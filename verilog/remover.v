==> flow/design.v <==
module remover (
    input HCLK,
    input HSYNC,
    input HRESETn,
    input [7:0] data,
    output reg [7:0] VGA_data
);
    reg [15:0] comparator;
    reg IGNITION;
    reg STATE;
    reg [1:0] COUNTER;
    always @(posedge HCLK) begin
        if(!HRESETn) begin
        comparator = 0;
        STATE = 0;
        IGNITION = 0;
        VGA_data = 0; 
        end
        else begin
        if(HSYNC) begin
        comparator[15:8] = comparator[7:0];
        comparator[7:0] = data;
        if(COUNTER != 2) COUNTER = COUNTER + 1;
        else STATE = 1;
        case (STATE)
           0 :
            begin
                VGA_data = 0;
            end
           1 : 
            begin
                if(comparator[15] == comparator[7]) IGNITION = IGNITION;
                else IGNITION = ~IGNITION;
                if(IGNITION == 0) VGA_data = 0;
                else VGA_data = data;
            end
        endcase
        end
        end
    end
endmodule
* From RTL to reports: remover
What the tools print for remover, step after step. Lines are those of the file above, counted from 1. Operators: Yosys type, input widths -> output width; for muxes data width and select width s. Library cell names are shortened. The mark -- stands for no value.
Design: top remover, clock port HCLK, cell library sky130hd, corner tt_025C_1v80

* Word-level counts
Source: Yosys, flattened and elaborated, memories not mapped. Widths are those after wreduce. Registers that Yosys merges into a memory's read port (data or address) are not register bits. Print and check cells do not count. Equal cells are merged and count once.
Word-level totals: input port bits 11, cells after elaboration 22, flip-flop bits (word level) 20, output and inout port bits 8
Operators by class: equal/unequal tests 2, reductions and logical operators 2, bitwise operators 2, muxes and demuxes 10, add/subtract/negate cells 1
Operators with widths (number):
- $pmux 8 s2 | 1
- $mux 8 | 1
- $mux 1 | 8
- $reduce_and 3->1 | 1
- $not 1->1 | 2
- $add 2x1->2 const B | 1
- $ne 2x2->1 const B | 1
- $reduce_and 2->1 | 1
- $eq 1x1->1 | 1

* Longest topological paths
Depth = most cells in a row (Yosys ltp): at word level without a register or memory, in the mapped netlist without a sequential cell, where the memories' decode and read muxes count.
Depth: depth in word-level cells 9, ABC_AREA 0, depth in mapped cells 5, mapped depth without buffers 5

* Mapped cells and area
Source: synth_stat.txt of the flow (Yosys; design flattened, memories mapped). It holds for the ABC_AREA given above (unset counts as 0); a run with the other value may have another netlist.
Cells by type:
- dfxtp_1 | number 11, area in all 220.211 µm²
- o21ai_2 | number 8, area in all 70.067 µm²
- edfxtp_1 | number 2, area in all 60.058 µm²
- nand3b_1 | number 7, area in all 52.55 µm²
- nand2_1 | number 7, area in all 26.275 µm²
- xnor3_1 | number 1, area in all 22.522 µm²
- xnor2_1 | number 2, area in all 17.517 µm²
- a21oi_1 | number 3, area in all 15.014 µm²
- ha_1 | number 1, area in all 12.512 µm²
- inv_1 | number 3, area in all 11.261 µm²
- mux2i_1 | number 1, area in all 10.01 µm²
- o2111ai_1 | number 1, area in all 8.758 µm²
- or2_4 | number 1, area in all 8.758 µm²
- clkbuf_1 | number 2, area in all 7.507 µm²
- nor2_1 | number 2, area in all 7.507 µm²
- nor3b_1 | number 1, area in all 7.507 µm²
- nand2b_1 | number 1, area in all 6.256 µm²
- or3_1 | number 1, area in all 6.256 µm²
- o21ai_0 | number 1, area in all 5.005 µm²
Mapped netlist: cell count 56, sequential part of the area 280.3 µm², flip-flop cells 13, buffers 2, cell area after synthesis 575.6 µm²

* Timing after synthesis
Path of least setup slack by OpenSTA after synthesis, without wires, with an ideal clock, recovery checks aside; 20% of the period is set as input and as output delay. Where synthesis merged equal registers, the netlist keeps one of their names.
Path post-synthesis: path kind register to register, from reg IGNITION, to reg VGA_data[4], buffers on the path 0, arrival 1.151 ns, library setup time 0.067 ns, time at the first pin 0.000 ns, period 1.6 ns, setup slack 0.382 ns, delay of the path 1.218 ns, required time 1.533 ns, driving pins on the path 4, period reached after synthesis 1.218 ns
"delay of the path" = arrival - input delay + setup time. "driving pins on the path" counts driving pins, that of a launching flip-flop among them; a cell with two outputs on the path counts twice. "period reached after synthesis" = period - worst setup slack (recovery checks aside). The figure is calculated, with input and output delays left at 20% of the set period. Between the ends stands the longest chain of elaborated cells between them, by number of cells; it is not shown to be the way that was timed. Of several equally long chains one is given. Each line given opens the expression or statement behind the cell; cells for indexed reads and writes are added by Yosys, which also makes memories of some case tables. At most two assigning lines are given for a register; there are more.
On the way, post-synthesis: cell sequence dfxtp_1 xnor3_1 or2_4 o21ai_2, length of the longest elaborated chain 7, elaborated cells on any way between the ends 7, source lines of those cells 6, classes of those cells mux: 6; logic: 1
RTL lines, path post-synthesis:
- start: declaration | RTL line 9 | reg IGNITION;
- start: assignment | RTL line 16 | IGNITION = 0;
- start: assignment | RTL line 33 | else IGNITION = ~IGNITION;
- $not 1->1 | RTL line 33
- $mux 1 | RTL line 32 | if(comparator[15] == comparator[7]) IGNITION = IGNITION;
- $mux 1 | RTL line 25 | case (STATE)
- $mux 1 | RTL line 20 | if(HSYNC) begin
- $mux 1 | RTL line 13 | if(!HRESETn) begin
- $mux 8 | RTL line 34 | if(IGNITION == 0) VGA_data = 0;
- $pmux 8 s2 | RTL line 25
- end: assignment | RTL line 28 | VGA_data = 0;
- end: assignment | RTL line 35 | else VGA_data = data;
- end: declaration | RTL line 6 | output reg [7:0] VGA_data

* Timing after layout
From the final timing report of stored run 1: the path of least setup slack in the routed layout; clock arrival at registers is part of the times.
Path after layout: path kind register to output, from reg VGA_data[3], to out VGA_data[3], driving pins on the path 2, time at the first pin 0.26 ns, required time 1.40 ns, setup slack 0.25 ns, arrival 1.15 ns, external output delay 0.35 ns, period 1.75 ns, buffers on the path 1
At most two assigning lines are given for a register; there are more.
On the way, after layout: cell sequence dfxtp_1 clkdlybuf4s50_1, length of the longest elaborated chain 0, elaborated cells on any way between the ends 0, source lines of those cells 0
RTL lines, path after layout:
- start: declaration | RTL line 6 | output reg [7:0] VGA_data
- start: assignment | RTL line 17 | VGA_data = 0;
- start: assignment | RTL line 35 | else VGA_data = data;
- end: declaration | RTL line 6

Lab notebook: remover

Measured data: module remover, platform sky130hd, 2 stored runs of the flow under differing settings, order arbitrary. Input and output delays are each 20% of the period that was set; the output load is 0.01 pF.
"clock period achieved" is the run's clock period less its worst setup slack. It is reckoned from that one timing run; input and output delays stay at 20% of the period that was set.
"time on the worst setup path": the worst setup path's part of the clock period (all of it between registers, 20% less for each end at a port) less its slack. A launch clock that arrives late makes it longer, a capture clock that arrives late makes it shorter.
"power": no workload was simulated; the value follows from the tool's default switching activity.

* Stored run 1 | settings: period_ns 1.75; CAP_MARGIN 20; CORE_MARGIN 2; CORE_UTILIZATION 40; SLEW_MARGIN 20 | results: clock period achieved 1.500 ns; lowest setup slack 0.250 ns; power 0.0005892 W; time on the worst setup path 1.15 ns; worst setup path kind register to output; final setup TNS 0.000 ns; post-route worst hold slack 0.474 ns; full die area 1,758.1 µm²; standard-cell area after layout 815.8 µm²; post-route utilization 0.619; post-synthesis cell area 575.6 µm²
* Stored run 2 | settings: period_ns 1.21; CORE_UTILIZATION 58; SETUP_SLACK_MARGIN 0.29; CELL_PAD_IN_SITES_DETAIL_PLACEMENT 0; TNS_END_PERCENT 30; GPL_TIMING_DRIVEN 0; GPL_ROUTABILITY_DRIVEN 0; CTS_CLUSTER_SIZE 60; SLEW_MARGIN 0; MIN_ROUTING_LAYER met2; MAX_ROUTING_LAYER met5; CAP_MARGIN 20; CORE_MARGIN 2 | results: clock period achieved 1.467 ns; lowest setup slack -0.257 ns; power 0.0008881 W; time on the worst setup path 1.47 ns; worst setup path kind register to register; final setup TNS -1.109 ns; post-route worst hold slack 0.437 ns; full die area 1,260.2 µm²; standard-cell area after layout 880.8 µm²; post-route utilization 0.955; post-synthesis cell area 575.6 µm²
